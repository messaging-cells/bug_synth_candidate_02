==> flow/design.v <==
`default_nettype	none
module test_top 
#(parameter 
	PSZ=3, 
	ASZ=6, 
	DSZ=4, 
	RSZ=4
)(
	input  i_clk,
	output o_LED_1,
	output o_LED_2,
	output o_LED_3,
	output o_LED_4
);
	wire [ASZ-1:0] lnk_1_src; 
	wire [ASZ-1:0] lnk_1_dst; 
	wire [DSZ-1:0] lnk_1_dat; 
	wire [RSZ-1:0] lnk_1_red; 
	wire lnk_1_req; 
	wire lnk_1_ack;	
	wire has_err;
	wire is_busy;
	pakout 
	gt_01 (
		.i_clk(i_clk),
		.rcv0_src(lnk_1_src), 
	.rcv0_dst(lnk_1_dst), 
	.rcv0_dat(lnk_1_dat), 
	.rcv0_red(lnk_1_red), 
	.rcv0_req(lnk_1_req), 
	.rcv0_ack(lnk_1_ack),
		.has_err(has_err),
	);
	pakout_io
	gt_02 (
		.i_clk(i_clk),
		.o0_src(lnk_1_src), 
	.o0_dst(lnk_1_dst), 
	.o0_dat(lnk_1_dat), 
	.o0_red(lnk_1_red), 
	.o0_req(lnk_1_req), 
	.o0_ack(lnk_1_ack),
		.dbg_busy(is_busy),
	);
	assign o_LED_1 = has_err;
	assign o_LED_2 = 0;
	assign o_LED_3 = 0;
	assign o_LED_4 = 0;
endmodule
`default_nettype	none
module pakout
#(parameter 
	PSZ=3, 
	FSZ=4, 
	ASZ=6, 
	DSZ=4, 
	RSZ=4,
)(
	input wire i_clk,
	input wire [ASZ-1:0] rcv0_src, 
	input wire [ASZ-1:0] rcv0_dst, 
	input wire [DSZ-1:0] rcv0_dat, 
	input wire [RSZ-1:0] rcv0_red, 
	input wire rcv0_req, 
	output wire rcv0_ack,
	output wire has_err
);
	reg [0:0] rgi0_ack = 0;
	integer bf0ii=0; 
	reg [0:0] bf0_busy [FSZ-1:0]; 
	reg [(ASZ + ASZ + DSZ + RSZ)-1:0] bf0_data[FSZ-1:0]; 
	reg [((FSZ == 4)?(2):(1))-1:0] bf0_hd_idx = 0; 
	reg [((FSZ == 4)?(2):(1))-1:0] bf0_tl_idx = 0;
	reg [ASZ-1:0] dbg_fif_src = 0; 
	reg [ASZ-1:0] dbg_fif_dst = 0; 
	reg [DSZ-1:0] dbg_fif_dat = 0; 
	reg [RSZ-1:0] dbg_fif_red = 0;
	reg [ASZ-1:0] mg_aux1_src = 0; 
	reg [ASZ-1:0] mg_aux1_dst = 0; 
	reg [DSZ-1:0] mg_aux1_dat = 0; 
	reg [RSZ-1:0] mg_aux1_red = 0;
	reg [ASZ-1:0] mg_aux2_src = 0; 
	reg [ASZ-1:0] mg_aux2_dst = 0; 
	reg [DSZ-1:0] mg_aux2_dat = 0; 
	reg [RSZ-1:0] mg_aux2_red = 0;
	reg [ASZ-1:0] mg_aux3_src = 0; 
	reg [ASZ-1:0] mg_aux3_dst = 0; 
	reg [DSZ-1:0] mg_aux3_dat = 0; 
	reg [RSZ-1:0] mg_aux3_red = 0;
	reg [(ASZ + ASZ + DSZ + RSZ)-1:0] mg_data;
	localparam ST_INI = 8'h20;
	localparam ST_SET = 8'h21;
	localparam ST_GET = 8'h22;
	localparam ST_CHK = 8'h23;
	reg [7:0] all_err = 0;
	reg [7:0] curr_state = ST_INI;
	always @(posedge i_clk)
	begin
		if(rcv0_req && ((rcv0_src == 3) && 
	(rcv0_dst == 2) && (rcv0_dat == 5) && (rcv0_red == 15))) begin
			case(curr_state)
				ST_INI :
				begin
					for(bf0ii = 0; bf0ii < FSZ; bf0ii = bf0ii+1) begin 
		bf0_busy[bf0ii] <= 0; 
	end 
	for(bf0ii = 0; bf0ii < FSZ; bf0ii = bf0ii+1) begin 
		bf0_data[bf0ii] <= 0; 
	end 
	bf0_hd_idx <= 0; 
	bf0_tl_idx <= 0;
					curr_state <= ST_SET;
				end
				ST_SET :
				begin
					bf0_data[1] <= {rcv0_src, rcv0_dst, rcv0_dat, rcv0_red};
					mg_aux1_src <= rcv0_src; 
	mg_aux1_dst <= rcv0_dst; 
	mg_aux1_dat <= rcv0_dat; 
	mg_aux1_red <= rcv0_red;
					mg_data[((ASZ + ASZ + DSZ + RSZ)-1):(ASZ + DSZ + RSZ)] <= rcv0_src; 
	mg_data[((ASZ + DSZ + RSZ)-1):(DSZ + RSZ)] <= rcv0_dst; 
	mg_data[((DSZ + RSZ)-1):RSZ] <= rcv0_dat; 
	mg_data[(RSZ-1):0] <= rcv0_red;
					curr_state <= ST_GET;
				end
				ST_GET :
				begin
					dbg_fif_src <= bf0_data[1][((ASZ + ASZ + DSZ + RSZ)-1):(ASZ + DSZ + RSZ)]; 
	dbg_fif_dst <= bf0_data[1][((ASZ + DSZ + RSZ)-1):(DSZ + RSZ)]; 
	dbg_fif_dat <= bf0_data[1][((DSZ + RSZ)-1):RSZ]; 
	dbg_fif_red <= bf0_data[1][(RSZ-1):0];
					mg_aux2_src <= mg_aux1_src; 
	mg_aux2_dst <= mg_aux1_dst; 
	mg_aux2_dat <= mg_aux1_dat; 
	mg_aux2_red <= mg_aux1_red;
					mg_aux3_src <= mg_data[((ASZ + ASZ + DSZ + RSZ)-1):(ASZ + DSZ + RSZ)]; 
	mg_aux3_dst <= mg_data[((ASZ + DSZ + RSZ)-1):(DSZ + RSZ)]; 
	mg_aux3_dat <= mg_data[((DSZ + RSZ)-1):RSZ]; 
	mg_aux3_red <= mg_data[(RSZ-1):0];
					curr_state <= ST_CHK;
				end
				ST_CHK:
				begin
					if(! ((rcv0_src == 3) && 
	(rcv0_dst == 2) && (rcv0_dat == 5) && (rcv0_red == 15))) begin
						all_err[0:0] <= 1;
					end
					else
					if(! ((mg_aux1_src == 3) && 
	(mg_aux1_dst == 2) && (mg_aux1_dat == 5) && (mg_aux1_red == 15))) begin
						all_err[1:1] <= 1;
					end
					else
					if(! ((mg_aux2_src == 3) && 
	(mg_aux2_dst == 2) && (mg_aux2_dat == 5) && (mg_aux2_red == 15))) begin
						all_err[2:2] <= 1;
					end
					else
					if(! ((mg_aux3_src == 3) && 
	(mg_aux3_dst == 2) && (mg_aux3_dat == 5) && (mg_aux3_red == 15))) begin
						all_err[3:3] <= 1;
					end
					else
					if(! ((dbg_fif_src == 3) && 
	(dbg_fif_dst == 2) && (dbg_fif_dat == 5) && (dbg_fif_red == 15))) begin
						if(1) begin
							all_err[4:4] <= 1;
						end
					end
				end
			endcase
		end
	end
	assign rcv0_ack = rgi0_ack;
	assign has_err = (|  all_err);
endmodule
`default_nettype	none
module pakout_io
#(parameter 
	MIN_ADDR=1, 
	MAX_ADDR=3, 
	PSZ=3, 
	FSZ=4, 
	ASZ=6, 
	DSZ=4, 
	RSZ=4,
)(
	input wire i_clk,
	output wire [ASZ-1:0] o0_src, 
	output wire [ASZ-1:0] o0_dst, 
	output wire [DSZ-1:0] o0_dat, 
	output wire [RSZ-1:0] o0_red, 
	output wire o0_req, 
	input wire o0_ack,
	output wire dbg_busy,
);
	reg [3:0] cnt_0 = 5;
	reg [0:0] ro0_busy = 0;
	reg [ASZ-1:0] ro0_src = 3;
	reg [ASZ-1:0] ro0_dst = MIN_ADDR;
	reg [DSZ-1:0] ro0_dat = 5;
	reg [RSZ-1:0] ro0_red = 15;
	reg [0:0] ro0_req = 0;
	reg started = 0;
	always @(posedge i_clk)
	begin
			if(! ro0_busy) begin
				ro0_busy <= 1;
				ro0_dst <= ((ro0_dst < MAX_ADDR)?((ro0_dst) + 1):(MIN_ADDR));
				ro0_dat[3:0] <= cnt_0;
				cnt_0 <= cnt_0 + 1;
			end
			else
			if((! ro0_req) && (! o0_ack) && ro0_busy) begin
				ro0_red <= 15;
				ro0_req <= 1;
			end 
			else 
			if(ro0_req && o0_ack) begin
				if(ro0_busy) begin
					ro0_busy <= 0;
				end
				ro0_req <= 0;
			end
	end
	assign o0_src = ro0_src; 
	assign o0_dst = ro0_dst; 
	assign o0_dat = ro0_dat; 
	assign o0_red = ro0_red;
	assign o0_req = ro0_req;
	assign dbg_busy = ro0_busy;
endmodule
# [Tool chain data of test_top]
# The steps from the RTL of test_top to its reports follow in flow order.
# Line numbers count from 1 in the design file above.
# Cell names lack the library's common part.
# The mark n/a stands for no value.
[design] design="test_top" clock="i_clk" cell_library="sky130hd" corner="tt_025C_1v80"

# [Word-level counts]
# Source: Yosys, flattened and elaborated. Widths are those after wreduce. Registers that Yosys merges into a memory's read port (data or address) are not register bits. Print and check cells do not count.
[word_totals] ff_bits=115 word_cells=91
[classes] n_eq=22 add_sub_neg=2 bitwise=5 reduce_and_logical=29 compare=1 mux=2
[ops] op="20-bit parallel mux with 2-bit select" n=1
[ops] op="6-bit by 2-bit equality test with 1-bit output with constant B" n=6
[ops] op="8-bit by 6-bit equality test with 1-bit output with constant B" n=4
[ops] op="8-bit parallel mux with 3-bit select" n=1
[ops] op="4-bit by 3-bit equality test with 1-bit output with constant B" n=5
[ops] op="4-bit equality test with constant B" n=4
[ops] op="1-bit logical AND" n=15
[ops] op="2-bit AND reduction" n=5
[ops] op="7-bit AND reduction" n=1
[ops] op="2-bit equality test with constant B" n=3
[ops] op="6-bit by 1-bit adder with 6-bit output with constant B" n=1
[ops] op="6-bit by 2-bit less-than comparator with 1-bit output with constant B" n=1
[ops] op="6-bit AND reduction" n=1
[ops] op="1-bit inverter" n=5
[ops] op="5-bit AND reduction" n=1
[ops] op="5-bit OR reduction" n=1
[ops] op="4-bit by 1-bit adder with 4-bit output with constant B" n=1
[ops] op="4-bit AND reduction" n=1
[ops] op="3-bit AND reduction" n=1
[ops] op="3-bit nonzero test" n=1
[ops] op="2-bit nonzero test" n=1
[ops] op="1-bit logical NOT" n=1

# [Longest topological paths]
# Longest topological path by Yosys (ltp), each cell counted once; first at word level (registers and memories cut), then after technology mapping (sequential cells cut; the memories' decode and read muxes count).
[logic_depth] ltp_word=6 ABC_AREA=0 mapped_depth=5

# [Mapped cells and area]
# Source: synth_stat.txt of the flow (Yosys; design flattened, memories mapped). It holds for the ABC_AREA given above (unset counts as 0); a run with the other value may have another netlist.
# Totals and module areas in this step are rounded.
[by_type] cell="edfxtp_1" n=87 area_total_um2=2.61E+03
[by_type] cell="ha_1" n=8 area_total_um2=100.096
[by_type] cell="and2_1" n=11 area_total_um2=68.816
[by_type] cell="nor4bb_1" n=4 area_total_um2=40.038
[by_type] cell="nor3b_1" n=4 area_total_um2=30.029
[by_type] cell="nor4b_2" n=2 area_total_um2=30.029
[by_type] cell="nor4b_1" n=3 area_total_um2=26.275
[by_type] cell="buf_4" n=3 area_total_um2=22.522
[by_type] cell="inv_1" n=6 area_total_um2=22.522
[by_type] cell="dfxtp_1" n=1 area_total_um2=20.019
[by_type] cell="nand3_1" n=4 area_total_um2=20.019
[by_type] cell="a311oi_2" n=1 area_total_um2=15.014
[by_type] cell="nor3_1" n=3 area_total_um2=15.014
[by_type] cell="and4bb_1" n=1 area_total_um2=12.512
[by_type] cell="nor2_1" n=3 area_total_um2=11.261
[by_type] cell="or4_4" n=1 area_total_um2=11.261
[by_type] cell="nand3_2" n=1 area_total_um2=10.01
[by_type] cell="xnor2_1" n=1 area_total_um2=8.758
# Not listed: further types 11, cells in them 13.
[mapped] area_um2=3152 ffs=88 cell_count=157 buffers=4
# The figures by module come from a second, unflattened synthesis with its own total; it is not the netlist above.
[unflattened] cells_unflattened=263 area_unflattened_um2=5105
# Rows give one instance, submodules left out.
[modules] mod="pakout" mod_seq_area_um2=3814 mod_area_um2=4423 instances=1 n_cells=216
[modules] mod="pakout_io" mod_seq_area_um2=470.5 mod_area_um2=655.6 instances=1 n_cells=43
[modules] mod="test_top" mod_seq_area_um2=0.0 mod_area_um2=26.3 instances=1 n_cells=4

# [Path before layout]
# OpenSTA on the mapped netlist: ideal clock, no wires. The path of least setup slack (recovery checks aside). Input and output delay are each 20% of the period. Register names are those of the netlist, which keeps one name where synthesis merged equal registers.
[synth_path] kind="register to register" startpoint="register gt_02.ro0_dst[5]" endpoint="register gt_01.dbg_fif_dat[0]" setup_ps=393 required_ps=2427 period_ps=2820 driving_pins=4 delay_ps=2399 path_slack_ps=420 n_path_buf=0 t_arrival_ps=2006 synth_period_reached_ps=2400
# "delay_ps" = arrival - input delay + setup time.
# "driving_pins": output pins that drive a net of the path, with the launching flip-flop's if there is one; two outputs of one cell count as two.
# "synth_period_reached_ps" = period - worst setup slack (recovery checks aside). The figure is calculated, with input and output delays left at 20% of the set period.
# The rows between start and end are the longest chain of elaborated cells between them; the timing report does not say that the signal goes this way. Where chains are equally long, one stands for them.
# Each line given opens the expression or statement behind the cell; cells for indexed reads and writes are added by Yosys, which also makes memories of some case tables.
[synth_via] cell_sequence="edfxtp_1 -> or4_1 -> nor2_1 -> and2_1" elab_chain_cells=4 cells_between=4 classes_between="eq/ne: 1; reduce/logical: 3"
[synth_rtl] element="start, declared" line_no=201 rtl="reg [ASZ-1:0] ro0_dst = MIN_ADDR;"
[synth_rtl] element="start, assigned" line_no=210 rtl="ro0_dst <= ((ro0_dst < MAX_ADDR)?((ro0_dst) + 1):(MIN_ADDR));"
[synth_rtl] element="6-bit by 2-bit equality test with 1-bit output" line_no=100 rtl="(rcv0_dst == 2) && (rcv0_dat == 5) && (rcv0_red == 15))) begin"
[synth_rtl] element="1-bit logical AND x2" line_no=99 rtl="if(rcv0_req && ((rcv0_src == 3) &&"
[synth_rtl] element="2-bit AND reduction"
[synth_rtl] element="end, assigned" line_no=131 rtl="dbg_fif_dat <= bf0_data[1][((DSZ + RSZ)-1):RSZ];"
[synth_rtl] element="end, declared" line_no=76 rtl="reg [DSZ-1:0] dbg_fif_dat = 0;"

# [Timing after layout]
# From the final timing report of record 1: the path of least setup slack in the routed layout; clock arrival at registers is part of the times.
# The report prints the path's times to 10 ps; the period is as set.
[layout_path] kind="register to register" startpoint="register gt_02.ro0_dst[2]" endpoint="register gt_01.bf0_data[1][10]" period_ps=2300 setup_ps=350 t_arrival_ps=2120 driving_pins=4 n_path_buf=0 required_ps=2300 path_slack_ps=180
# The rows between start and end are the longest chain of elaborated cells between them; the timing report does not say that the signal goes this way. Where chains are equally long, one stands for them.
# The path ends at the enable pin of a flip-flop; only ways to that pin are counted.
[layout_via] cell_sequence="edfxtp_1 -> or4_1 -> nor2_1 -> o21a_1" elab_chain_cells=4 cells_between=4 classes_between="eq/ne: 1; reduce/logical: 3"
[layout_rtl] element="start, declared" line_no=201 rtl="reg [ASZ-1:0] ro0_dst = MIN_ADDR;"
[layout_rtl] element="start, assigned" line_no=210 rtl="ro0_dst <= ((ro0_dst < MAX_ADDR)?((ro0_dst) + 1):(MIN_ADDR));"
[layout_rtl] element="6-bit by 2-bit equality test with 1-bit output" line_no=100 rtl="(rcv0_dst == 2) && (rcv0_dat == 5) && (rcv0_red == 15))) begin"
[layout_rtl] element="1-bit logical AND x2" line_no=99 rtl="if(rcv0_req && ((rcv0_src == 3) &&"
[layout_rtl] element="2-bit AND reduction"
[layout_rtl] element="end, assigned" line_no=108 rtl="bf0_data[bf0ii] <= 0;"
[layout_rtl] element="end, assigned" line_no=116 rtl="bf0_data[1] <= {rcv0_src, rcv0_dst, rcv0_dat, rcv0_red};"
[layout_rtl] element="end, declared" line_no=71 rtl="reg [(ASZ + ASZ + DSZ + RSZ)-1:0] bf0_data[FSZ-1:0];"

Memo
Re: implementation data of test_top

Below are 2 stored runs of the flow (Yosys, OpenROAD; platform sky130hd) on test_top, each with its settings and what was measured, unordered. Constraints: input delay and output delay 20% of the set period each, output load 0.01 pF.
By "achieved_clock_period_ps" is meant the clock period of the run minus its worst setup slack. This is arithmetic on one report: input and output delays are still those of the set period (20% each).
The results are shown rounded.

[flow] record 1: files
==> flow/run.sh <==
#!/bin/bash
# the make line also repeats the synthesis and layout settings of config.mk as NAME=value (left out here)
make -C /OpenROAD-flow-scripts/flow DESIGN_CONFIG=/design/flow/config.mk WORK_HOME=/design/flow/orfs CLKGATE_MAP_FILE= finish
==> flow/config.mk <==
export PLATFORM = sky130hd
export DESIGN_NAME = test_top
export DESIGN_NICKNAME = test_top
export VERILOG_FILES = /design/flow/design.v
export SDC_FILE = /design/flow/constraint.sdc
export NUM_CORES = 4
export LEC_CHECK = 0
export CAP_MARGIN = 20
export CORE_MARGIN = 2
export CORE_UTILIZATION = 40
export SLEW_MARGIN = 20
==> flow/constraint.sdc <==
create_clock -name core_clock -period 2.3 [get_ports {i_clk}]
set_input_delay 0.4600 -clock core_clock [delete_from_list [all_inputs] [get_ports {i_clk}]]
set_output_delay 0.4600 -clock core_clock [all_outputs]
set_load 0.01 [all_outputs]

[flow] record 1: metrics
[metrics] design_die_area_um2 = 8605
[metrics] yosys.chip_area_um2 = 3152
[metrics] achieved_clock_period_ps = 2123
[metrics] final_stdcell_area_um2 = 3602
[metrics] post_route_util_pct = 46.9
[metrics] setupTns_ps = 0
[metrics] worstSetupSlack_ps = 177

[flow] record 2: files
==> flow/run.sh <==
#!/bin/bash
# the make line also repeats the synthesis and layout settings of config.mk as NAME=value (left out here)
make -C /OpenROAD-flow-scripts/flow DESIGN_CONFIG=/design/flow/config.mk WORK_HOME=/design/flow/orfs CLKGATE_MAP_FILE= finish
==> flow/config.mk <==
export PLATFORM = sky130hd
export DESIGN_NAME = test_top
export DESIGN_NICKNAME = test_top
export VERILOG_FILES = /design/flow/design.v
export SDC_FILE = /design/flow/constraint.sdc
export NUM_CORES = 4
export LEC_CHECK = 0
export ABC_AREA = 1
export CAP_MARGIN = 20
export CORE_ASPECT_RATIO = 0.59
export CORE_MARGIN = 8
export CORE_UTILIZATION = 51
export GPL_ROUTABILITY_DRIVEN = 1
export GPL_TIMING_DRIVEN = 1
export MAX_ROUTING_LAYER = met4
export PLACE_DENSITY = 0.41
export SLEW_MARGIN = 20
export TNS_END_PERCENT = 5
==> flow/constraint.sdc <==
create_clock -name core_clock -period 3.7 [get_ports {i_clk}]
set_input_delay 0.7400 -clock core_clock [delete_from_list [all_inputs] [get_ports {i_clk}]]
set_output_delay 0.7400 -clock core_clock [all_outputs]
set_load 0.01 [all_outputs]

[flow] record 2: metrics
[metrics] design_die_area_um2 = 9312
[metrics] yosys.chip_area_um2 = 3267
[metrics] achieved_clock_period_ps = 2233
[metrics] final_stdcell_area_um2 = 3648
[metrics] post_route_util_pct = 58.9
[metrics] setupTns_ps = 0
[metrics] worstSetupSlack_ps = 1467
